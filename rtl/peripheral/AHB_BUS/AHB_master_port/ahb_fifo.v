==> flow/design.v <==
module ahb_fifo(HCLK,HRESETn,datain,writen,readen,tail_back,back_length,dataout,empty,full);
input           HCLK;
input           HRESETn;      
input[66:0]     datain;
input           writen;
input           readen;
input           tail_back;
input[4:0]      back_length;
output[66:0]    dataout;
output		    empty;
output	        full;
parameter       DEPTH = 4,
                MAX_COUNT = 4'b1111,               
                MIN_COUNT = 4'b0000;
reg                 empty_1;
reg                 full_1;
reg[66:0]           dataout_1;
reg[(DEPTH-1):0]    tail;                        
reg[(DEPTH-1):0]    head;                        
reg[(DEPTH-1):0]    count;
reg[66:0]           fifomem[0:MAX_COUNT];        
always @(posedge HCLK) begin
  if(HRESETn==0) begin
    dataout_1 <= 66'h00000000000000000;
  end
  else begin
    dataout_1 <= fifomem[tail];
  end
end
always @(posedge HCLK) begin
    if(HRESETn==1'b1 && writen == 1'b1 && full == 1'b0) begin
        fifomem[head]<=datain;
    end
end
always @(posedge HCLK) begin
    if(HRESETn==1'b0) begin
        head <= MIN_COUNT;
    end
    else begin
        if(writen==1'b1 && full==1'b0) begin
        head<=head+1'b1;
        end
    end
end
always @(posedge HCLK) begin
    if(HRESETn==1'b0) begin
        tail <= MIN_COUNT;
    end
    else begin
        if(tail_back) begin
            tail <= tail - back_length;
        end
        else if(readen==1'b1 && empty==1'b0) begin
        tail<=tail+1'b1;
        end
    end
end
always @(posedge HCLK) begin
    if(HRESETn==1'b0) begin
        count <= MIN_COUNT;
    end
    else begin
        if(tail_back) begin
           count <= count + back_length;
        end
        else begin
            case ({readen, writen})
            2'b00:
                count <= count;
            2'b01: 
                if (count != MAX_COUNT) 
                    count <= count + 1'b1;      
            2'b10: 
                if (count != MIN_COUNT)
                    count <= count - 1'b1;     
            2'b11:
                count <= count;
            endcase
        end
    end
end
always @(count) begin
   if (count == MIN_COUNT)
      empty_1 <= 1'b1;       
   else
      empty_1 <= 1'b0;
end
always @(count) begin
   if (count == MAX_COUNT)
      full_1 <= 1'b1;                      
   else
      full_1 <= 1'b0;
end
assign dataout = dataout_1;
assign empty = empty_1;
assign full = full_1; 
endmodule
Reports on ahb_fifo. What the tools print for ahb_fifo, step after step. Lines are those of the file above, counted from 1. Operators: Yosys type, input widths -> output width; for muxes data width and select width s. The mark - stands for no value.

Top: ahb_fifo. Clock input: HCLK. Cell library: sky130hd. Library corner: tt_025C_1v80.

Word level. Yosys after proc, flatten, opt, wreduce and memory -nomap, before mapping. Memory bits, and registers merged into a memory's read port (data or address), are not among the register bits. Print and check cells are not counted. Equal cells are merged and count once. Yosys's memory passes give these memory sizes; they may raise the number of words (mostly to a power of two), join words into wider ones and drop unused or constant bits.

For register bits the number is 12. Under memory bits (writable) stands 1072. Word width x clocked read ports: 67. Under memories stands 1. The entry for bits of input ports reads 77. The figure for output and inout bits is 69. The figure for elaborated cells is 39.

The entry for add/subtract/negate cells reads 6. The figure for equal/unequal tests is 6. For multiplexer cells the number is 11. Bitwise logic cells: 2. Under reduce/logical cells stands 10.

Memory list: fifomem (depth 16, width 67, rd ports 1, write ports 1, line 21) `reg[66:0]           fifomem[0:MAX_COUNT];`.

Operators with widths (number): $mux 67 (1); $mux 4 (6); $add 4x1->4 const B (3); $pmux 4 s2 (1); $ne 3x3->1 const B (2); $logic_and 1x1->1 (4); $sub 4x1->4 const B (1); $add 4x4->4 (1); $sub 4x4->4 (1); $eq 4x4->1 const B (1); $ne 4x4->1 const B (1); $logic_not 4->1 (1); $reduce_bool 4->1 (1); $reduce_and 3->1 (1); $reduce_bool 3->1 (1); $mux 1 (3); $not 1->1 (2); $eq 2x1->1 const B (1); $eq 2x2->1 const B (1); $reduce_bool 2->1 (1); $logic_not 1->1 (1).

Logic depth. Depth = most cells in a row (Yosys ltp): at word level without a register or memory, in the mapped netlist without a sequential cell, where the memories' decode and read muxes count.

For word-level depth the number is 6. Under ABC_AREA stands 0. The figure for depth in mapped cells is 10. For mapped depth without buffers the number is 8.

Synthesis result. Source: synth_stat.txt of the flow (Yosys; design flattened, memories mapped). It holds for the ABC_AREA given above (unset counts as 0); a run with the other value may have another netlist.

Under cells in the netlist stands 2146. Mapped area: 43336.6 µm². The entry for area of sequential cells reads 33772.4 µm². The figure for mapped flip-flops is 1151. The entry for buffer cells reads 122.

Cell types: sky130_fd_sc_hd__edfxtp_1 (number 1072, area in all 3.22E+04 µm²); sky130_fd_sc_hd__mux4_2 (number 170, area in all 3.83E+03 µm²); sky130_fd_sc_hd__mux2i_1 (number 169, area in all 1.69E+03 µm²); sky130_fd_sc_hd__dfxtp_1 (number 79, area in all 1.58E+03 µm²); sky130_fd_sc_hd__o211ai_1 (number 80, area in all 600.576 µm²); sky130_fd_sc_hd__mux2_2 (number 33, area in all 371.606 µm²); sky130_fd_sc_hd__a21oi_1 (number 68, area in all 340.326 µm²); sky130_fd_sc_hd__nand2_1 (number 72, area in all 270.259 µm²); sky130_fd_sc_hd__o221ai_1 (number 29, area in all 253.994 µm²); sky130_fd_sc_hd__a22oi_1 (number 30, area in all 225.216 µm²); sky130_fd_sc_hd__clkbuf_1 (number 54, area in all 202.694 µm²); sky130_fd_sc_hd__buf_2 (number 36, area in all 180.173 µm²); sky130_fd_sc_hd__nor2_1 (number 48, area in all 180.173 µm²); sky130_fd_sc_hd__o21ai_1 (number 35, area in all 175.168 µm²); sky130_fd_sc_hd__buf_4 (number 18, area in all 135.13 µm²); sky130_fd_sc_hd__or2_1 (number 21, area in all 131.376 µm²); sky130_fd_sc_hd__ha_1 (number 10, area in all 125.12 µm²); sky130_fd_sc_hd__nor2b_1 (number 19, area in all 118.864 µm²).

Other cell types: 29; their cells: 103.

Path before layout. Source: OpenSTA report_checks on the synthesized netlist (no wires, ideal clock, input and output delay 20% of the period each), path of least setup slack; recovery checks are left aside. Register names are those of the netlist, which keeps one name where synthesis merged equal registers.

Path type: input-to-reg. Start: in HRESETn. End: mem fifomem[0][0]. Clock period: 6.95 ns. The entry for input delay reads 1.390 ns. Setup time: 0.492 ns. The entry for time at the first pin reads 1.390 ns. The figure for arrival time is 4.848 ns. The figure for data required time is 6.458 ns. Setup slack: 1.610 ns. The entry for delay of the path reads 3.950 ns. Stages on the path: 3. For buffers on the path the number is 1. Under synthesis period reached stands 5.34 ns.

"delay of the path" = arrival - input delay + setup time. "stages on the path" counts driving pins, that of a launching flip-flop among them; a cell with two outputs on the path counts twice. "synthesis period reached" is the clock period less the worst setup slack; recovery checks do not enter. This is arithmetic on one report: input and output delays are still those of the set period (20% each). The rows between start and end are the longest chain of elaborated cells between them; the timing report does not say that the signal goes this way. Where chains are equally long, one stands for them. A line is the first line of the expression or statement that the cell stems from. Yosys adds cells for indexed reads and writes and turns some case tables into memories. The path ends at the enable pin of a flip-flop; only ways to that pin are counted.

Cells stage by stage: sky130_fd_sc_hd__buf_2 > sky130_fd_sc_hd__or3b_2 > sky130_fd_sc_hd__nor2_1. The figure for cells in the longest elaborated chain is 3. Under elaborated cells between the ends (all ways) stands 4. For RTL lines with such cells the number is 1. Those cells by class: 2 x mux; 2 x reduce/logical.

Ends and longest elaborated chain, after synthesis: start, declared (line 3) `input           HRESETn;`; $logic_and 1x1->1 (2 in a row) (line 31) `if(HRESETn==1'b1 && writen == 1'b1 && full == 1'b0) begin`; $mux 4 (line 31); end, declared (line 21) `reg[66:0]           fifomem[0:MAX_COUNT];`.

Path in the finished layout. From the final timing report of record 1: the path of least setup slack in the routed layout; clock arrival at registers is part of the times.

Path type: reg-to-output. Start: reg count[0]. End: out empty. Clock period: 3.7 ns. For output delay the number is 0.74 ns. The entry for time at the first pin reads 0.69 ns. The figure for arrival time is 2.18 ns. The figure for data required time is 2.96 ns. Setup slack: 0.78 ns. Stages on the path: 4. For buffers on the path the number is 1.

The rows between start and end are the longest chain of elaborated cells between them; the timing report does not say that the signal goes this way. Where chains are equally long, one stands for them. A register here has more assigning lines than the two given.

Cells stage by stage: sky130_fd_sc_hd__dfxtp_1 > sky130_fd_sc_hd__or4_4 > sky130_fd_sc_hd__inv_1 > sky130_fd_sc_hd__clkdlybuf4s50_1. The figure for cells in the longest elaborated chain is 2. Under elaborated cells between the ends (all ways) stands 2. For RTL lines with such cells the number is 1. Those cells by class: 1 x mux; 1 x reduce/logical.

Ends and longest elaborated chain, post-layout: start, declared (line 20) `reg[(DEPTH-1):0]    count;`; start, assigned (line 64) `count <= count + back_length;`; start, assigned (line 69) `count <= count;`; $logic_not 4->1 (line 83) `if (count == MIN_COUNT)`; $mux 1 (line 83); end, declared (line 10) `output empty;`.

==> runs of ahb_fifo <==
Top module ahb_fifo; platform sky130hd; tools Yosys and OpenROAD; 2 stored runs in no particular order. Input and output delays are each 20% of the period that was set; the output load is 0.01 pF. By "clock period achieved" is meant the clock period of the run minus its worst setup slack. This is arithmetic on one report: input and output delays are still those of the set period (20% each). By "total power after layout" is meant OpenSTA's value without simulated activity: inputs other than the clock are taken to toggle once in ten clock periods, and the tool carries that through the logic.

Files of record 1:
==> flow/run.sh <==
#!/bin/bash
# the make line also repeats the synthesis and layout settings of config.mk as NAME=value (left out here)
make -C /OpenROAD-flow-scripts/flow DESIGN_CONFIG=/design/flow/config.mk WORK_HOME=/design/flow/orfs CLKGATE_MAP_FILE= finish
==> flow/config.mk <==
export PLATFORM = sky130hd
export DESIGN_NAME = ahb_fifo
export DESIGN_NICKNAME = ahb_fifo
export VERILOG_FILES = /design/flow/design.v
export SDC_FILE = /design/flow/constraint.sdc
export NUM_CORES = 4
export LEC_CHECK = 0
export ABC_AREA = 0
export CAP_MARGIN = 5
export CORE_MARGIN = 2
export CORE_UTILIZATION = 21
export GPL_TIMING_DRIVEN = 1
export PLACE_DENSITY = 0.71
export SETUP_SLACK_MARGIN = -0.19
export SLEW_MARGIN = 0
==> flow/constraint.sdc <==
create_clock -name core_clock -period 3.7 [get_ports {HCLK}]
set_input_delay 0.7400 -clock core_clock [delete_from_list [all_inputs] [get_ports {HCLK}]]
set_output_delay 0.7400 -clock core_clock [all_outputs]
set_load 0.01 [all_outputs]

Results of record 1. For the final setup TNS the run shows 0.000 ns. For the area inside the die boundary the run shows 210016.0 µm². The post-synthesis cell area reads 43336.6 µm². The clock period achieved stands at 2.919 ns. The total power after layout is 0.029468 W. The setup slack of the worst path is 0.781 ns. The utilization is 25.5 %.

Files of record 2:
==> flow/run.sh <==
#!/bin/bash
# the make line also repeats the synthesis and layout settings of config.mk as NAME=value (left out here)
make -C /OpenROAD-flow-scripts/flow DESIGN_CONFIG=/design/flow/config.mk WORK_HOME=/design/flow/orfs CLKGATE_MAP_FILE= finish
==> flow/config.mk <==
export PLATFORM = sky130hd
export DESIGN_NAME = ahb_fifo
export DESIGN_NICKNAME = ahb_fifo
export VERILOG_FILES = /design/flow/design.v
export SDC_FILE = /design/flow/constraint.sdc
export NUM_CORES = 4
export LEC_CHECK = 0
export ABC_AREA = 1
export CAP_MARGIN = 35
export CELL_PAD_IN_SITES_GLOBAL_PLACEMENT = 3
export CORE_MARGIN = 2
export CORE_UTILIZATION = 58
export CTS_CLUSTER_DIAMETER = 180
export CTS_CLUSTER_SIZE = 78
export MIN_ROUTING_LAYER = met1
export PLACE_DENSITY = 0.58
export SETUP_SLACK_MARGIN = 0.77
export SLEW_MARGIN = 15
export TNS_END_PERCENT = 35
==> flow/constraint.sdc <==
create_clock -name core_clock -period 3.62 [get_ports {HCLK}]
set_input_delay 0.7240 -clock core_clock [delete_from_list [all_inputs] [get_ports {HCLK}]]
set_output_delay 0.7240 -clock core_clock [all_outputs]
set_load 0.01 [all_outputs]

Outcome of record 2: incomplete, placement halted on GPL-0301.
